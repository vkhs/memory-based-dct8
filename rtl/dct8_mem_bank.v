==> flow/design.v <==
parameter DCT8_N          = 8;
parameter DCT8_IN_W       = 16;
parameter DCT8_COEFF_W    = 16;
parameter DCT8_OUT_W      = 18;
parameter DCT8_FRAC_BITS  = 15;
module dct8_mem_bank #(
    parameter DATA_W = DCT8_IN_W,
    parameter DEPTH  = 8,
    parameter ADDR_W = 3         
)(
    input  wire                      clk,
    input  wire [ADDR_W-1:0]         addr_a,
    input  wire                      we_a,
    input  wire signed [DATA_W-1:0]  din_a,
    output reg  signed [DATA_W-1:0]  dout_a,
    input  wire [ADDR_W-1:0]         addr_b,
    input  wire                      we_b,
    input  wire signed [DATA_W-1:0]  din_b,
    output reg  signed [DATA_W-1:0]  dout_b
);
    reg signed [DATA_W-1:0] mem [0:DEPTH-1];
    integer i;
    initial begin
        for (i = 0; i < DEPTH; i = i + 1) begin
            mem[i] = {DATA_W{1'b0}};
        end
    end
    always @(posedge clk) begin
        if (we_a) begin
            mem[addr_a] <= din_a;
        end
        dout_a <= mem[addr_a];
    end
    always @(posedge clk) begin
        if (we_b) begin
            mem[addr_b] <= din_b;
        end
        dout_b <= mem[addr_b];
    end
endmodule
* From RTL to reports: dct8_mem_bank
Tool output for the design above, in the order of the flow. Lines are those of the file above, counted from 1. The mark -- stands for no value.
Set-up: top module dct8_mem_bank, clock port clk, library sky130hd, corner tt_025C_1v80

* Word level
Counts by Yosys on the flattened word-level netlist (proc, flatten, opt, wreduce; memories kept). Register bits leave out memories and registers merged into their read ports (data or address); mux counts leave out enables and synchronous resets folded into registers. Print and check cells are left out. Cells with the same type and inputs are merged into one. Yosys's memory passes give these memory sizes; they may raise the number of words (mostly to a power of two), join words into wider ones and drop unused or constant bits.
Bit counts: bits in registers 0, bits in writable memories 128, clocked read ports x word width 32, memory cells 1, output and inout bits 32, elaborated cells 7
Operators by class: multiplexer cells 6
Memory list:
- mem | words 8, width 16, read ports 2, wr ports 2, line 21 | reg signed [DATA_W-1:0] mem [0:DEPTH-1];
Operator list (count):
- 16-bit 2-to-1 mux | 2
- 3-bit 2-to-1 mux | 2
- 1-bit 2-to-1 mux | 2

* Logic depth
Depth = most cells in a row (Yosys ltp): at word level without a register or memory, in the mapped netlist without a sequential cell, where the memories' decode and read muxes count.
Logic depth: depth in word-level cells 1, ABC_AREA 0, depth in mapped cells 5, gate-level depth less buffers 2

* Synthesis result
Source: synth_stat.txt of the flow (Yosys; design flattened, memories mapped). It holds for the ABC_AREA given above (unset counts as 0); a run with the other value may have another netlist.
Cell types:
- sky130_fd_sc_hd__edfxtp_1 | count 128, total area 3.84E+03 µm²
- sky130_fd_sc_hd__mux2_2 | count 151, total area 1.7E+03 µm²
- sky130_fd_sc_hd__mux4_2 | count 38, total area 855.821 µm²
- sky130_fd_sc_hd__mux4_1 | count 26, total area 683.155 µm²
- sky130_fd_sc_hd__dfxtp_1 | count 32, total area 640.614 µm²
- sky130_fd_sc_hd__mux2_4 | count 9, total area 135.13 µm²
- sky130_fd_sc_hd__buf_6 | count 6, total area 67.565 µm²
- sky130_fd_sc_hd__buf_2 | count 13, total area 65.062 µm²
- sky130_fd_sc_hd__buf_4 | count 7, total area 52.55 µm²
- sky130_fd_sc_hd__nand4b_4 | count 2, total area 47.546 µm²
- sky130_fd_sc_hd__and4bb_2 | count 3, total area 37.536 µm²
- sky130_fd_sc_hd__nor4b_4 | count 1, total area 23.773 µm²
- sky130_fd_sc_hd__nand4_4 | count 1, total area 21.27 µm²
- sky130_fd_sc_hd__o21ai_0 | count 4, total area 20.019 µm²
- sky130_fd_sc_hd__clkbuf_1 | count 5, total area 18.768 µm²
- sky130_fd_sc_hd__nand2b_1 | count 3, total area 18.768 µm²
- sky130_fd_sc_hd__a31o_2 | count 2, total area 17.517 µm²
- sky130_fd_sc_hd__buf_8 | count 1, total area 15.014 µm²
Other cell types: 5; their cells: 7.
Synthesis totals: mapped cells 439, chip area (Yosys) 8309.2 µm², mapped flip-flops 160

* Path before layout
OpenSTA on the mapped netlist: ideal clock, no wires. The path of least setup slack (recovery checks aside). Input and output delay are each 20% of the period. Register names are those of the netlist, which keeps one name where synthesis merged equal registers.
Path post-synthesis: path type in2reg, from input port addr_b[2], to memory mem[5][0], clock period 3.98 ns, input delay 0.796 ns, launch time at the first pin 0.796 ns, arrival time 2.585 ns, required time 3.569 ns, setup slack 0.984 ns, path delay 2.200 ns, driving pins on the path 4, buffers on the path 2, period reached after synthesis 2.996 ns
"path delay" is the arrival time less input delay plus setup time. "driving pins on the path": output pins that drive a net of the path, with the launching flip-flop's if there is one; two outputs of one cell count as two. "period reached after synthesis" is the clock period less the worst setup slack; recovery checks do not enter. This is arithmetic on one report: input and output delays are still those of the set period (20% each). Between the ends stands the longest chain of elaborated cells between them, by number of cells; it is not shown to be the way that was timed. Of several equally long chains one is given. A line is the first line of the expression or statement that the cell stems from. Yosys adds cells for indexed reads and writes and turns some case tables into memories.
Between the ends, post-synthesis: cell sequence sky130_fd_sc_hd__buf_2 sky130_fd_sc_hd__clkbuf_1 sky130_fd_sc_hd__nand2_1 sky130_fd_sc_hd__o21ai_0, length of the longest elaborated chain 1, elaborated cells between the ends (all ways) 1, RTL lines with such cells 1, classes of those cells 1 x mux
RTL lines, path post-synthesis:
- from (decl) | line 16 | input  wire [ADDR_W-1:0]         addr_b,
- 3-bit 2-to-1 mux | line 35 | if (we_b) begin
- to (decl) | line 21 | reg signed [DATA_W-1:0] mem [0:DEPTH-1];

* Path in the finished layout
Path of least setup slack in the final report of entry A (OpenROAD, finished layout, wires in). Where an end is a register, its clock arrival counts in the times.
Path post-layout: path type in2reg, from input port we_a, to memory mem[1][10], clock period 2.06 ns, input delay 0.41 ns, launch time at the first pin 0.41 ns, arrival time 2.09 ns, required time 2.23 ns, setup slack 0.14 ns, driving pins on the path 4, buffers on the path 2
Between the ends stands the longest chain of elaborated cells between them, by number of cells; it is not shown to be the way that was timed. Of several equally long chains one is given.
Between the ends, post-layout: cell sequence sky130_fd_sc_hd__clkdlybuf4s50_1 sky130_fd_sc_hd__and4bb_2 sky130_fd_sc_hd__buf_4 sky130_fd_sc_hd__mux2_2, length of the longest elaborated chain 1, elaborated cells between the ends (all ways) 3, RTL lines with such cells 1, classes of those cells 3 x mux
RTL lines, path post-layout:
- from (decl) | line 13 | input  wire                      we_a,
- 3-bit 2-to-1 mux | line 29 | if (we_a) begin
- to (decl) | line 21 | reg signed [DATA_W-1:0] mem [0:DEPTH-1];

==> runs of dct8_mem_bank <==
2 stored runs of dct8_mem_bank in the flow (synthesis by Yosys, layout by OpenROAD, sky130hd cells), in arbitrary order. Constraints: input delay and output delay 20% of the set period each, output load 0.01 pF.
"period reached": clock period set for the run, less the worst setup slack. It is reckoned from that one timing run; input and output delays stay at 20% of the period that was set.
By "worst setup path time" is meant the share of the clock period that the worst setup path is allowed (20% is reserved at inputs, 20% at outputs), minus its slack. Clock arrival times at its registers enter into it.
"overall power" rests on the timing tool's default activity at the inputs, not on a simulated workload.

[entry A] flow files
==> flow/run.sh <==
#!/bin/bash
# the make line also repeats the synthesis and layout settings of config.mk as NAME=value (left out here)
make -C /OpenROAD-flow-scripts/flow DESIGN_CONFIG=/design/flow/config.mk WORK_HOME=/design/flow/orfs CLKGATE_MAP_FILE= finish
==> flow/config.mk <==
export PLATFORM = sky130hd
export DESIGN_NAME = dct8_mem_bank
export DESIGN_NICKNAME = dct8_mem_bank
export VERILOG_FILES = /design/flow/design.v
export SDC_FILE = /design/flow/constraint.sdc
export NUM_CORES = 4
export LEC_CHECK = 0
export CAP_MARGIN = 30
export CELL_PAD_IN_SITES_DETAIL_PLACEMENT = 1
export CORE_ASPECT_RATIO = 1.5
export CORE_MARGIN = 2
export CORE_UTILIZATION = 49
export CTS_CLUSTER_SIZE = 36
export MAX_ROUTING_LAYER = met5
export MIN_ROUTING_LAYER = met2
export PLACE_DENSITY_LB_ADDON = 0.25
export SLEW_MARGIN = 10
export TNS_END_PERCENT = 25
==> flow/constraint.sdc <==
create_clock -name core_clock -period 2.06 [get_ports {clk}]
set_input_delay 0.4120 -clock core_clock [delete_from_list [all_inputs] [get_ports {clk}]]
set_output_delay 0.4120 -clock core_clock [all_outputs]
set_load 0.01 [all_outputs]

[entry A] result: period reached 1.922 ns; setup TNS 0.000 ns; utilization in the final report 61.6 %; standard-cell area after routing 10288.6 µm²; overall power 8.494 mW; cell area after synthesis 8309.2 µm²; worst setup path time 1.51 ns; class of the worst setup path in2reg; area of the die 18037.0 µm²; post-route worst hold slack 0.663 ns; setup slack of the worst path 0.138 ns

[entry B] flow files
==> flow/run.sh <==
#!/bin/bash
# the make line also repeats the synthesis and layout settings of config.mk as NAME=value (left out here)
make -C /OpenROAD-flow-scripts/flow DESIGN_CONFIG=/design/flow/config.mk WORK_HOME=/design/flow/orfs CLKGATE_MAP_FILE= finish
==> flow/config.mk <==
export PLATFORM = sky130hd
export DESIGN_NAME = dct8_mem_bank
export DESIGN_NICKNAME = dct8_mem_bank
export VERILOG_FILES = /design/flow/design.v
export SDC_FILE = /design/flow/constraint.sdc
export NUM_CORES = 4
export LEC_CHECK = 0
export ABC_AREA = 0
export CAP_MARGIN = 25
export CELL_PAD_IN_SITES_DETAIL_PLACEMENT = 0
export CORE_MARGIN = 2
export CORE_UTILIZATION = 18
export MAX_ROUTING_LAYER = met5
export PLACE_DENSITY_LB_ADDON = 0.2
export SETUP_SLACK_MARGIN = 0.62
export SLEW_MARGIN = 20
export TNS_END_PERCENT = 75
==> flow/constraint.sdc <==
create_clock -name core_clock -period 2.13 [get_ports {clk}]
set_input_delay 0.4260 -clock core_clock [delete_from_list [all_inputs] [get_ports {clk}]]
set_output_delay 0.4260 -clock core_clock [all_outputs]
set_load 0.01 [all_outputs]

[entry B] result: cell area after synthesis 8309.2 µm²; period reached 1.506 ns; area of the die 47897.5 µm²; utilization in the final report 25.1 %; post-route worst hold slack 0.496 ns; setup TNS 0.000 ns; standard-cell area after routing 11419.7 µm²; overall power 8.009 mW; setup slack of the worst path 0.624 ns; worst setup path time 1.08 ns; class of the worst setup path in2reg
