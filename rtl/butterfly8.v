==> flow/design.v <==
parameter DCT8_N          = 8;
parameter DCT8_IN_W       = 16;
parameter DCT8_COEFF_W    = 16;
parameter DCT8_OUT_W      = 18;
parameter DCT8_FRAC_BITS  = 15;
module butterfly8 #(
    parameter DATA_W = DCT8_IN_W
)(
    input  wire                     clk,
    input  wire                     rst_n,
    input  wire                     enable,
    input  wire signed [DATA_W-1:0] in_a,
    input  wire signed [DATA_W-1:0] in_b,
    output reg  signed [DATA_W-1:0] out_sum,
    output reg  signed [DATA_W-1:0] out_diff
);
    wire signed [DATA_W-1:0] sum;
    wire signed [DATA_W-1:0] diff;
    wire signed [DATA_W-1:0] sum_scaled;
    wire signed [DATA_W-1:0] diff_scaled;
    assign sum  = in_a + in_b;
    assign diff = in_a - in_b;
    ss_unit #(
        .WIDTH(DATA_W),
        .SHIFT(1)
    ) u_ss_sum (
        .din (sum),
        .dout(sum_scaled)
    );
    ss_unit #(
        .WIDTH(DATA_W),
        .SHIFT(1)
    ) u_ss_diff (
        .din (diff),
        .dout(diff_scaled)
    );
    always @(posedge clk or negedge rst_n) begin
        if (!rst_n) begin
            out_sum  <= {DATA_W{1'b0}};
            out_diff <= {DATA_W{1'b0}};
        end else begin
            if (enable) begin
                out_sum  <= sum_scaled;
                out_diff <= diff_scaled;
            end
        end
    end
endmodule
module ss_unit #(
    parameter WIDTH = 16,
    parameter SHIFT = 1
)(
    input  wire signed [WIDTH-1:0] din,
    output wire signed [WIDTH-1:0] dout
);
    assign dout = din <<< SHIFT;
endmodule
# From RTL to reports: butterfly8
# What the tools print for butterfly8, step after step.
# Lines are those of the file above, counted from 1.
# The mark -- stands for no value.
# inputs
design,butterfly8
clk_port,clk
library,sky130hd
lib_corner,tt_025C_1v80

# Word level
# Counts by Yosys on the flattened word-level netlist (proc, flatten, opt, wreduce; memories kept). Register bits leave out memories and registers merged into their read ports (data or address); mux counts leave out enables and synchronous resets folded into registers. Print and check cells are left out. Cells with the same type and inputs are merged into one.
# word_totals
register_bits,30
input_bits,35
out_inout_bits,32
wordCells,4
# op_classes
n_addsub,2
# op_table
op,n
15-bit adder,1
15-bit subtractor,1

# Longest topological paths
# Longest topological path by Yosys (ltp), each cell counted once; first at word level (registers and memories cut), then after technology mapping (sequential cells cut; the memories' decode and read muxes count).
# depth
depth_word,1
abc_area,0
mapped_depth,9
depth_no_buf,9

# After synthesis
# Yosys stat after the flow's synthesis: flattened, memories mapped to cells. It holds for the ABC_AREA given above (unset counts as 0); a run with the other value may have another netlist.
# mapped
cells,301
synth_area_um2,2538.7
sequential_area_um2,725.7
ffs,29
n_buf,19
# by_type
cell,n
sky130_fd_sc_hd__dfrtp_1,29
sky130_fd_sc_hd__ha_1,28
sky130_fd_sc_hd__xnor2_1,19
sky130_fd_sc_hd__a21oi_1,32
sky130_fd_sc_hd__nor2_1,29
sky130_fd_sc_hd__inv_1,28
sky130_fd_sc_hd__mux2_2,9
sky130_fd_sc_hd__o21ai_0,13
sky130_fd_sc_hd__nand2_1,14
sky130_fd_sc_hd__o21a_1,7
sky130_fd_sc_hd__nor3_1,10
sky130_fd_sc_hd__o31ai_1,6
sky130_fd_sc_hd__nor2b_1,7
sky130_fd_sc_hd__fa_1,2
sky130_fd_sc_hd__a31oi_1,6
sky130_fd_sc_hd__buf_4,5
sky130_fd_sc_hd__buf_2,6
sky130_fd_sc_hd__clkbuf_1,8
# Other cell types: 25; their cells: 43.
# The figures by module come from a second, unflattened synthesis with its own total; it is not the netlist above.
# unflattened
cells_unflattened,331
hier_area_um2,3007.9
# Rows give one instance, submodules left out.
# modules
module,n_inst,n_cells,mod_area_um2,mod_seq_area_um2
butterfly8,1,297,2760.1,800.8
ss_unit,2,17,123.9,0.0

# Path before layout
# Path of least setup slack by OpenSTA after synthesis, without wires, with an ideal clock, recovery checks aside; 20% of the period is set as input and as output delay. Where synthesis merged equal registers, the netlist keeps one of their names.
# synth_path
path_type,in2reg
from,input port in_a[0]
to,register out_sum[9]
tclk_ns,2.18
in_delay_ns,0.436
setup_ns,0.082
arrival_time_ns,2.105
required_time_ns,2.098
path_slack_ns,-0.007
path_delay_ns,1.751
driving_pins,8
path_buffers,0
period_less_setup_slack_ns,2.187
# "path_delay_ns" = arrival - input delay + setup time.
# "driving_pins" counts driving pins, that of a launching flip-flop among them; a cell with two outputs on the path counts twice.
# "period_less_setup_slack_ns" = period - worst setup slack (recovery checks aside). The figure is calculated, with input and output delays left at 20% of the set period.
# Between the ends stands the longest chain of elaborated cells between them, by number of cells; it is not shown to be the way that was timed. Of several equally long chains one is given.
# Each line given opens the expression or statement behind the cell; cells for indexed reads and writes are added by Yosys, which also makes memories of some case tables.
# synth_between
path_cell_list,sky130_fd_sc_hd__ha_1 -> sky130_fd_sc_hd__fa_1 -> sky130_fd_sc_hd__nor2b_1 -> sky130_fd_sc_hd__o21ai_0 -> sky130_fd_sc_hd__a21oi_1 -> sky130_fd_sc_hd__o21a_1 -> sky130_fd_sc_hd__or3_1 -> sky130_fd_sc_hd__a31oi_1
elab_chain_cells,1
# synth_lines
item,line_no,rtl
start: declaration,12,"input  wire signed [DATA_W-1:0] in_a,"
15-bit adder,21,assign sum  = in_a + in_b;
end: assignment,39,out_sum  <= {DATA_W{1'b0}};
end: assignment,43,out_sum  <= sum_scaled;
end: declaration,14,"output reg  signed [DATA_W-1:0] out_sum,"

# Worst path after layout
# From the final timing report of record 1: the path of least setup slack in the routed layout; clock arrival at registers is part of the times.
# layout_path
path_type,in2reg
from,input port in_a[1]
to,register out_diff[8]
tclk_ns,1.55
in_delay_ns,0.31
setup_ns,0.11
arrival_time_ns,2.06
required_time_ns,1.74
path_slack_ns,-0.33
driving_pins,9
path_buffers,2
# Between the ends stands the longest chain of elaborated cells between them, by number of cells; it is not shown to be the way that was timed. Of several equally long chains one is given.
# layout_between
path_cell_list,sky130_fd_sc_hd__buf_8 -> sky130_fd_sc_hd__ha_4 -> sky130_fd_sc_hd__nor2b_4 -> sky130_fd_sc_hd__o31a_1 -> sky130_fd_sc_hd__o31a_1 -> sky130_fd_sc_hd__buf_4 -> sky130_fd_sc_hd__nor2b_4 -> sky130_fd_sc_hd__xnor2_2 -> sky130_fd_sc_hd__mux2_4
elab_chain_cells,1
# layout_lines
item,line_no,rtl
start: declaration,12,"input  wire signed [DATA_W-1:0] in_a,"
15-bit subtractor,22,assign diff = in_a - in_b;
end: assignment,40,out_diff <= {DATA_W{1'b0}};
end: assignment,44,out_diff <= diff_scaled;
end: declaration,15,output reg  signed [DATA_W-1:0] out_diff

# Stored flow runs of butterfly8 (2 of them; Yosys, OpenROAD, sky130hd). They differ in their settings and are not a sequence. Constraints: input delay and output delay 20% of the set period each, output load 0.01 pF.
# "worst_path_allowed_less_slack_ns" is the time allowed to the run's worst setup path (the clock period less input and output delay, where it has them) less its slack. Clock arrival times count: a late capture clock shortens it, a late launch clock lengthens it.
# A setting shown as n/a is not set for that run.
run name,period_ns,CAP_MARGIN,CORE_MARGIN,CORE_UTILIZATION,SLEW_MARGIN,SETUP_SLACK_MARGIN,PLACE_DENSITY_LB_ADDON,CORE_ASPECT_RATIO,ABC_AREA,GPL_TIMING_DRIVEN,CTS_CLUSTER_DIAMETER,die_area_um2,worst_path_allowed_less_slack_ns,critical_path_kind,synthArea_um2,setup_worst_slack_ns,setup_tns_ns,final_stdcell_area_um2
record 1,1.55,20,2,40,20,n/a,n/a,n/a,n/a,n/a,n/a,6999.8,1.57,in2reg,2538.7,-0.326,-4.330,4849.6
record 2,4.28,20,2,32,20,0.59,0.2,1.12,0,0,192,8662.6,2.31,in2reg,2538.7,1.111,0.000,3394.5
